==> flow/design.v <==
module router_fifo (
    input clock,
    input resetn,
    input write_enb,
    input soft_reset,
    input read_enb,
    input [7:0] data_in,
    input lfd_state,         
    output reg [7:0] data_out,
    output reg empty,
    output reg full
);
    parameter DEPTH = 16;
    parameter WIDTH = 9;
    reg [WIDTH-1:0] fifo_mem [DEPTH-1:0];
    reg [3:0] write_ptr, read_ptr;
    reg [4:0] count;  
    reg [7:0] payload_len;  
    always @(posedge clock) begin
        if (!resetn || soft_reset) begin
            write_ptr <= 0;
            read_ptr <= 0;
            count <= 0;
            empty <= 1;
            full <= 0;
            data_out <= 9'b0;
        end
        else begin
            if (write_enb && !full) begin
                fifo_mem[write_ptr] <= data_in;
                write_ptr <= write_ptr + 1;
                count <= count + 1;
            end
            if (read_enb && !empty) begin
                data_out <= fifo_mem[read_ptr];
                read_ptr <= read_ptr + 1;
                count <= count - 1;
                if (lfd_state) begin
                    payload_len <= fifo_mem[read_ptr][7:0];  
                end
                else if (payload_len > 0) begin
                    payload_len <= payload_len - 1;  
                end
            end
            full <= (count == DEPTH);
            empty <= (count == 0);
            if (count == 0 || payload_len == 0) begin
                data_out <= 9'bZ;
            end
        end
    end
endmodule
## Reports on router_fifo

The steps from the RTL of router_fifo to its reports follow in flow order.
Line numbers count from 1 in the design file above.
Operators carry their Yosys type and port widths (W data, S select, Z words).
Cell names lack the library's common part.
A cell with -- has no value.

| design | value |
|---|---|
| top | router_fifo |
| clock input | clock |
| library | sky130hd |
| library corner | tt_025C_1v80 |

## Elaborated design

Source: Yosys, flattened and elaborated, memories not mapped. Widths are those after wreduce. Print and check cells do not count. Equal cells are merged and count once.
Memory sizes are those after Yosys's memory passes, which may raise the word count (mostly to a power of two), join words into wider ones and drop unused or constant bits.

| storage and ports | value |
|---|---|
| output and inout port bits | 10 |
| memories | 1 |
| clocked read ports x word width | 9 |
| register bits | 31 |
| RAM bits | 144 |
| cells after elaboration | 43 |

| cells by class | value |
|---|---|
| add/sub/neg operators | 5 |
| muxes and demuxes | 14 |
| bitwise operators | 1 |
| equality and inequality tests | 1 |
| $lt $le $gt $ge | 1 |
| reductions and logical operators | 13 |

Memory list:

| memory | depth | bits a word | rd ports | wr ports | line | RTL |
|---|---|---|---|---|---|---|
| fifo_mem | 16 | 9 | 1 | 1 | 15 | `reg [WIDTH-1:0] fifo_mem [DEPTH-1:0];` |

Operators by type and width:

| kind | count |
|---|---|
| $mux W8 | 4 |
| $mux W9 | 2 |
| $mux W4 | 4 |
| $mux W5 | 2 |
| $add A4 B1 Y4 const B | 2 |
| $sub A8 B1 Y8 const B | 1 |
| $gt A8 B1 Y1 const B | 1 |
| $logic_not A8 Y1 | 1 |
| $reduce_bool A2 Y1 | 3 |
| $add A5 B1 Y5 const B | 1 |
| $sub A5 B1 Y5 const B | 1 |
| $eq A5 B5 Y1 const B | 1 |
| $logic_not A5 Y1 | 1 |
| $logic_not A1 Y1 | 3 |
| $reduce_and A3 Y1 | 1 |
| $logic_and A1 B1 Y1 | 2 |
| $logic_or A1 B1 Y1 | 2 |
| $mux W1 | 2 |
| $not A1 Y1 | 1 |

## Depth

Longest topological path by Yosys (ltp), each cell counted once; first at word level (registers and memories cut), then after technology mapping (sequential cells cut; the memories' decode and read muxes count).

| depth | value |
|---|---|
| depth after elaboration | 4 |
| ABC_AREA | 0 |
| mapped depth | 8 |

## Mapped cells and area

Source: synth_stat.txt of the flow (Yosys; design flattened, memories mapped). It holds for the ABC_AREA given above (unset counts as 0); a run with the other value may have another netlist.
Totals and module areas in this step are rounded.

| mapped netlist | value |
|---|---|
| buffer cells | 16 |
| cells in the netlist | 371 |
| chip area (Yosys) | 6,520 sq um |
| flip-flop cells | 163 |

Cell types:

| type | count |
|---|---|
| edfxtp_1 | 136 |
| dfxtp_1 | 27 |
| mux4_2 | 24 |
| mux4_1 | 8 |
| nor2_1 | 37 |
| a22oi_1 | 16 |
| ha_1 | 8 |
| nand2_1 | 21 |
| xor2_1 | 8 |
| xnor2_1 | 7 |
| mux2_4 | 3 |
| a22o_1 | 5 |
| mux2_2 | 3 |
| a22o_2 | 3 |
| a21oi_1 | 5 |
| nand4_1 | 4 |
| nor2b_1 | 4 |
| buf_6 | 2 |

Not listed: further types 24, cells in them 50.

## Timing after synthesis

Source: OpenSTA report_checks on the synthesized netlist (no wires, ideal clock, input and output delay 20% of the period each), path of least setup slack; recovery checks are left aside. Register names are those of the netlist, which keeps one name where synthesis merged equal registers.

| timing post-synthesis | value |
|---|---|
| kind | input to register |
| start point | input write_enb |
| end point | memory fifo_mem[3][0] |
| arrival | 1,540 ps |
| stages | 4 |
| data required time | 1,900 ps |
| period | 2,270 ps |
| path slack | 359 ps |
| path buffers | 1 |
| delay of the path | 1,456 ps |
| launch time at the first pin | 454 ps |
| synthesis period reached | 1,911 ps |

"delay of the path" = arrival - input delay + setup time.
"stages": output pins that drive a net of the path, with the launching flip-flop's if there is one; two outputs of one cell count as two.
"synthesis period reached" = period - worst setup slack (recovery checks aside). The figure is calculated, with input and output delays left at 20% of the set period.
Between the ends stands the longest chain of elaborated cells between them, by number of cells; it is not shown to be the way that was timed. Of several equally long chains one is given.
Each line given opens the expression or statement behind the cell; cells for indexed reads and writes are added by Yosys, which also makes memories of some case tables.
Only ways into the end's enable, where the timed path ends, are counted here.

| between the ends, post-synthesis | value |
|---|---|
| cell sequence | nor2b_1 clkbuf_1 nand2_1 nor2_1 |
| length of the longest elaborated chain | 3 |
| elaborated cells between the ends (all ways) | 5 |

Ends and longest elaborated chain, post-synthesis:

| element | line | RTL |
|---|---|---|
| from (decl) | 4 | `input write_enb,` |
| $logic_and A1 B1 Y1 | 29 | `if (write_enb && !full) begin` |
| $mux W4 | 29 |  |
| $mux W4 | 20 | `if (!resetn \|\| soft_reset) begin` |
| to (decl) | 15 | `reg [WIDTH-1:0] fifo_mem [DEPTH-1:0];` |

## Worst path after layout

Path of least setup slack in the final report of run A (OpenROAD, finished layout, wires in). Where an end is a register, its clock arrival counts in the times.
The report prints the path's times to 10 ps; the period is as set.

| timing after layout | value |
|---|---|
| kind | register to register |
| start point | register (no name shown) |
| end point | register payload_len[3] |
| arrival | 2,130 ps |
| period | 1,100 ps |
| launch time at the first pin | 420 ps |
| path slack | -850 ps |
| data required time | 1,280 ps |
| stages | 7 |
| path buffers | 2 |

| between the ends, after layout | value |
|---|---|
| cell sequence | dfxtp_4 buf_12 buf_12 mux4_2 a22oi_2 nand2_1 mux2_4 |

Ends and longest elaborated chain, after layout:

| element | line | RTL |
|---|---|---|
| to (assign) | 39 | `payload_len <= fifo_mem[read_ptr][7:0];` |
| to (assign) | 42 | `payload_len <= payload_len - 1;` |
| to (decl) | 18 | `reg [7:0] payload_len;` |

No chain of elaborated cells between the ends is given.

Data sheet: physical implementation of router_fifo

Measured data: module router_fifo, platform sky130hd, 2 stored runs of the flow under differing settings, order arbitrary. Input and output delays are each 20% of the period that was set; the output load is 0.01 pF.
"reached clock period" is the run's clock period less its worst setup slack. It is reckoned from that one timing run; input and output delays stay at 20% of the period that was set.
"worst path time" means the part of the period allowed to the worst setup path (the constraints hold back 20% at inputs and 20% at outputs) less its slack; where the path has registers, the arrival times of their clocks count too.
By "power consumption" is meant OpenSTA's value without simulated activity: inputs other than the clock are taken to toggle once in ten clock periods, and the tool carries that through the logic.
"worst path time" is given in steps of 10 ps.
Measured values are rounded.
Settings: n/a = not set for that run.
Among the results, n/a means that no value is shown for the run.

| run | period_ns | CORE_UTILIZATION | SETUP_SLACK_MARGIN | CORE_MARGIN | CELL_PAD_IN_SITES_GLOBAL_PLACEMENT | TNS_END_PERCENT | CAP_MARGIN | MAX_ROUTING_LAYER | SLEW_MARGIN | PLACE_DENSITY | CORE_ASPECT_RATIO | CELL_PAD_IN_SITES_DETAIL_PLACEMENT | ABC_AREA | GPL_TIMING_DRIVEN | MIN_ROUTING_LAYER | final setup TNS (ps) | worst hold slack after layout (ps) | lowest setup slack (ps) | worst path time (ps) | worst setup path type | power consumption (mW) | standard-cell area after routing (sq um) | final design utilization | die size (sq um) | synthesis area (sq um) | reached clock period (ps) |
|---|---|---|---|---|---|---|---|---|---|---|---|---|---|---|---|---|---|---|---|---|---|---|---|---|---|---|
| run A | 1.1 | 39 | 0.31 | 4 | 0 | 95 | 25 | met5 | 20 | n/a | n/a | n/a | n/a | n/a | n/a | -41,100 | 465 | -847 | 1,950 | register to register | 12.8 | 9,100 | 0.565 | 18,800 | 6,520 | 1,947 |
| run B | 1.31 | 44 | n/a | 2 | n/a | n/a | 20 | met4 | 25 | 0.54 | 1.09 | 2 | 1 | 1 | met2 | n/a | n/a | n/a | n/a | n/a | n/a | n/a | n/a | n/a | n/a | n/a |

Run B: did not finish, clock tree synthesis stopped with DPL-0033

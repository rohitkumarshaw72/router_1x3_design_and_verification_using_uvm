==> flow/design.v <==
module router_register (
    input clock, resetn, pkt_valid, fifo_full, rst_int_reg, detect_add, 
    ld_state, laf_state, full_state, lfd_state,
    input [7:0] data_in,
    output reg parity_done, low_pkt_valid, err,
    output reg [7:0] dout
);
    reg [7:0] header_byte;
    reg [7:0] internal_parity;
    reg [7:0] packet_parity;
    always @(posedge clock) begin
        if (!resetn) begin
            dout <= 8'b0;
            err <= 1'b0;
            parity_done <= 1'b0;
            low_pkt_valid <= 1'b0;
            internal_parity <= 8'b0;
            header_byte <= 8'b0;
            packet_parity <= 8'b0;
        end
        else begin
            if (detect_add && pkt_valid) begin	 
                header_byte <= data_in;
            end
            if (lfd_state) begin	 
                dout <= header_byte;
            end
            if (ld_state && !fifo_full) begin	 
                dout <= data_in;
                internal_parity <= internal_parity ^ data_in;
            end
            if (ld_state && fifo_full) begin	 
                packet_parity <= data_in;
            end
            if (laf_state) begin
                dout <= packet_parity;
            end
            if (ld_state && !pkt_valid) begin	 
                low_pkt_valid <= 1'b1;
            end
            if (rst_int_reg) begin
                low_pkt_valid <= 1'b0;
            end
            if (ld_state && !fifo_full && !pkt_valid) begin	 
                parity_done <= 1'b1;
            end
            if (laf_state && low_pkt_valid && !parity_done) begin
                parity_done <= 1'b1;
            end
            if (detect_add) begin
                parity_done <= 1'b0;
            end
            if (parity_done) begin
                err <= (internal_parity != packet_parity);
            end
        end
    end
endmodule
== From RTL to reports: router_register ==
What the tools print for router_register, step after step.
Lines are those of the file above, counted from 1.
Operators carry their Yosys type and port widths (W data, S select, Z words).
The mark - stands for no value.
Design
  design top: router_register
  clock input: clock
  standard-cell library: sky130hd
  library corner: tt_025C_1v80

== Word-level counts ==
Source: Yosys, flattened and elaborated, memories not mapped. Widths are those after wreduce. Registers that Yosys merges into a memory's read port (data or address) are not register bits. Print and check cells do not count. Equal cells are merged and count once.
Bit counts
  bits in registers: 35
  input bits: 18
  output and inout port bits: 11
  elaborated cells: 29
Cells by class
  equal/unequal tests: 1
  muxes and demuxes: 5
  bitwise logic cells: 2
  reduce/logical cells: 14
Operator list (count)
  $mux W8: 3
  $ne A8 B8 Y1: 1
  $xor A8 B8 Y8: 1
  $logic_and A1 B1 Y1: 7
  $reduce_or A2 Y1: 2
  $logic_not A1 Y1: 3
  $reduce_bool A3 Y1: 1
  $reduce_bool A2 Y1: 1
  $mux W1: 2
  $not A1 Y1: 1

== Logic depth ==
Yosys ltp: most cells in a row. Word level: on the elaborated netlist, between registers, memories and ports. Mapped: between sequential cells and ports; inverters and the memories' decode and read muxes count.
Logic depth
  depth in word-level cells: 5
  ABC_AREA: 0
  mapped depth: 6

== Mapped cells and area ==
Source: synth_stat.txt of the flow (Yosys; design flattened, memories mapped). It holds for the ABC_AREA given above (unset counts as 0); a run with the other value may have another netlist.
The area totals of this step are shown rounded.
Cells by type
  sky130_fd_sc_hd__dfxtp_1: count 35, total area 700.672 um^2
  sky130_fd_sc_hd__nand2_1: count 40, total area 150.144 um^2
  sky130_fd_sc_hd__a21boi_0: count 16, total area 120.115 um^2
  sky130_fd_sc_hd__xnor2_1: count 13, total area 113.859 um^2
  sky130_fd_sc_hd__nand3_1: count 16, total area 80.077 um^2
  sky130_fd_sc_hd__a311o_1: count 7, total area 70.067 um^2
  sky130_fd_sc_hd__a21boi_1: count 7, total area 52.55 um^2
  sky130_fd_sc_hd__and2_1: count 8, total area 50.048 um^2
  sky130_fd_sc_hd__nor2_1: count 7, total area 26.275 um^2
  sky130_fd_sc_hd__xor2_1: count 3, total area 26.275 um^2
  sky130_fd_sc_hd__buf_4: count 3, total area 22.522 um^2
  sky130_fd_sc_hd__clkbuf_1: count 6, total area 22.522 um^2
  sky130_fd_sc_hd__o21ai_0: count 4, total area 20.019 um^2
  sky130_fd_sc_hd__nor3_4: count 1, total area 16.266 um^2
  sky130_fd_sc_hd__nor4_1: count 2, total area 12.512 um^2
  sky130_fd_sc_hd__a21oi_1: count 2, total area 10.01 um^2
  sky130_fd_sc_hd__buf_2: count 2, total area 10.01 um^2
  sky130_fd_sc_hd__and3b_1: count 1, total area 8.758 um^2
Not listed: further types 8, cells in them 9.
Synthesis totals
  standard cells after synthesis: 182
  cell area after synthesis: 1570 um^2
  area of sequential cells: 701 um^2
  flip-flops: 35
  buffers: 11

== Path before layout ==
Source: OpenSTA report_checks on the synthesized netlist (no wires, ideal clock, input and output delay 20% of the period each), path of least setup slack; recovery checks are left aside. Register names are those of the netlist, which keeps one name where synthesis merged equal registers.
Timing path post-synthesis
  path type: input to register
  start: input port ld_state
  end: register dout[4]
  clock period: 1.39 ns
  external input delay: 0.278 ns
  library setup time: 0.116 ns
  launch time at the first pin: 0.278 ns
  data arrival time: 1.074 ns
  required time: 1.274 ns
  path slack: 0.199 ns
  path delay: 0.912 ns
  driving pins on the path: 6
  buffers on the path: 2
  period reached after synthesis: 1.191 ns
"path delay" = arrival - input delay + setup time.
"driving pins on the path": output pins that drive a net of the path, with the launching flip-flop's if there is one; two outputs of one cell count as two.
"period reached after synthesis" = period - worst setup slack (recovery checks aside). The figure is calculated, with input and output delays left at 20% of the set period.
Between the ends stands the longest chain of elaborated cells between them, by number of cells; it is not shown to be the way that was timed. Of several equally long chains one is given.
A line is the first line of the expression or statement that the cell stems from. Yosys adds cells for indexed reads and writes and turns some case tables into memories.
A register here has more assigning lines than the two given.
Between the ends, post-synthesis
  cell sequence: sky130_fd_sc_hd__nor2b_1 > sky130_fd_sc_hd__buf_4 > sky130_fd_sc_hd__nor3_4 > sky130_fd_sc_hd__buf_2 > sky130_fd_sc_hd__a311o_1 > sky130_fd_sc_hd__a21boi_1
  length of the longest elaborated chain: 3
  elaborated cells on any way between the ends: 4
  classes of those cells: mux: 2; reduce/logical: 2
RTL lines, path post-synthesis
  start, declared: RTL line 3  | ld_state, laf_state, full_state, lfd_state,
  $logic_and A1 B1 Y1: RTL line 28  | if (ld_state && !fifo_full) begin
  $mux W8: RTL line 28
  $mux W8: RTL line 35  | if (laf_state) begin
  end, assigned: RTL line 29  | dout <= data_in;
  end, assigned: RTL line 36  | dout <= packet_parity;
  end, declared: RTL line 6  | output reg [7:0] dout

== Timing after layout ==
Path of least setup slack in the final report of flow run 2 (OpenROAD, finished layout, wires in). Where an end is a register, its clock arrival counts in the times.
Timing path after layout
  path type: input to register
  start: input port ld_state
  end: register dout[2]
  clock period: 2.06 ns
  external input delay: 0.41 ns
  library setup time: 0.07 ns
  launch time at the first pin: 0.41 ns
  data arrival time: 1.88 ns
  required time: 2.27 ns
  path slack: 0.38 ns
  driving pins on the path: 6
  buffers on the path: 2
Between the ends stands the longest chain of elaborated cells between them, by number of cells; it is not shown to be the way that was timed. Of several equally long chains one is given.
A register here has more assigning lines than the two given.
Between the ends, after layout
  cell sequence: sky130_fd_sc_hd__clkdlybuf4s50_1 > sky130_fd_sc_hd__nor2b_1 > sky130_fd_sc_hd__buf_4 > sky130_fd_sc_hd__nand2_1 > sky130_fd_sc_hd__a311o_1 > sky130_fd_sc_hd__a21boi_1
  length of the longest elaborated chain: 3
  elaborated cells on any way between the ends: 4
  classes of those cells: mux: 2; reduce/logical: 2
RTL lines, path after layout
  start, declared: RTL line 3  | ld_state, laf_state, full_state, lfd_state,
  $logic_and A1 B1 Y1: RTL line 28  | if (ld_state && !fifo_full) begin
  $mux W8: RTL line 28
  $mux W8: RTL line 35  | if (laf_state) begin
  end, assigned: RTL line 29  | dout <= data_in;
  end, assigned: RTL line 36  | dout <= packet_parity;
  end, declared: RTL line 6  | output reg [7:0] dout

Hand-over note for router_register

Flow measurements of router_register on sky130hd: 2 stored runs with different settings, listed in no order. Input and output delays are each 20% of the period that was set; the output load is 0.01 pF.
By "achieved clock period" is meant the clock period of the run minus its worst setup slack. This is arithmetic on one report: input and output delays are still those of the set period (20% each).
"worst setup path time": the worst setup path's part of the clock period (all of it between registers, 20% less for each end at a port) less its slack. A launch clock that arrives late makes it longer, a capture clock that arrives late makes it shorter.
"power": no workload was simulated; the value follows from the tool's default switching activity.
Values from the reports are rounded here.

Flow run 1
==> flow/run.sh <==
#!/bin/bash
# the make line also repeats the synthesis and layout settings of config.mk as NAME=value (left out here)
make -C /OpenROAD-flow-scripts/flow DESIGN_CONFIG=/design/flow/config.mk WORK_HOME=/design/flow/orfs CLKGATE_MAP_FILE= finish
==> flow/config.mk <==
export PLATFORM = sky130hd
export DESIGN_NAME = router_register
export DESIGN_NICKNAME = router_register
export VERILOG_FILES = /design/flow/design.v
export SDC_FILE = /design/flow/constraint.sdc
export NUM_CORES = 4
export LEC_CHECK = 0
export CAP_MARGIN = 20
export CELL_PAD_IN_SITES_DETAIL_PLACEMENT = 2
export CORE_ASPECT_RATIO = 1.9
export CORE_MARGIN = 2
export CORE_UTILIZATION = 50
export MAX_ROUTING_LAYER = met5
export MIN_ROUTING_LAYER = met1
export PLACE_DENSITY_LB_ADDON = 0.18
export SLEW_MARGIN = 10
==> flow/constraint.sdc <==
create_clock -name core_clock -period 1.12 [get_ports {clock}]
set_input_delay 0.2240 -clock core_clock [delete_from_list [all_inputs] [get_ports {clock}]]
set_output_delay 0.2240 -clock core_clock [all_outputs]
set_load 0.01 [all_outputs]

==> results of flow run 1 <==
did not finish, placement stopped with DPL-0033

Flow run 2
==> flow/run.sh <==
#!/bin/bash
# the make line also repeats the synthesis and layout settings of config.mk as NAME=value (left out here)
make -C /OpenROAD-flow-scripts/flow DESIGN_CONFIG=/design/flow/config.mk WORK_HOME=/design/flow/orfs CLKGATE_MAP_FILE= finish
==> flow/config.mk <==
export PLATFORM = sky130hd
export DESIGN_NAME = router_register
export DESIGN_NICKNAME = router_register
export VERILOG_FILES = /design/flow/design.v
export SDC_FILE = /design/flow/constraint.sdc
export NUM_CORES = 4
export LEC_CHECK = 0
export CAP_MARGIN = 20
export CORE_MARGIN = 2
export CORE_UTILIZATION = 40
export SLEW_MARGIN = 20
==> flow/constraint.sdc <==
create_clock -name core_clock -period 2.06 [get_ports {clock}]
set_input_delay 0.4120 -clock core_clock [delete_from_list [all_inputs] [get_ports {clock}]]
set_output_delay 0.4120 -clock core_clock [all_outputs]
set_load 0.01 [all_outputs]

==> results of flow run 2 <==
chip area after synthesis (Yosys): 1570 um^2
die area: 4440 um^2
standard-cell area of the final layout: 1980 um^2
utilization: 0.534
worst setup slack after layout: 0.382 ns
total negative slack: 0.000 ns
worst hold slack: 0.454 ns
power: 1450 µW
achieved clock period: 1.678 ns
worst setup path time: 1.27 ns
worst setup path kind: input to register

End of note.
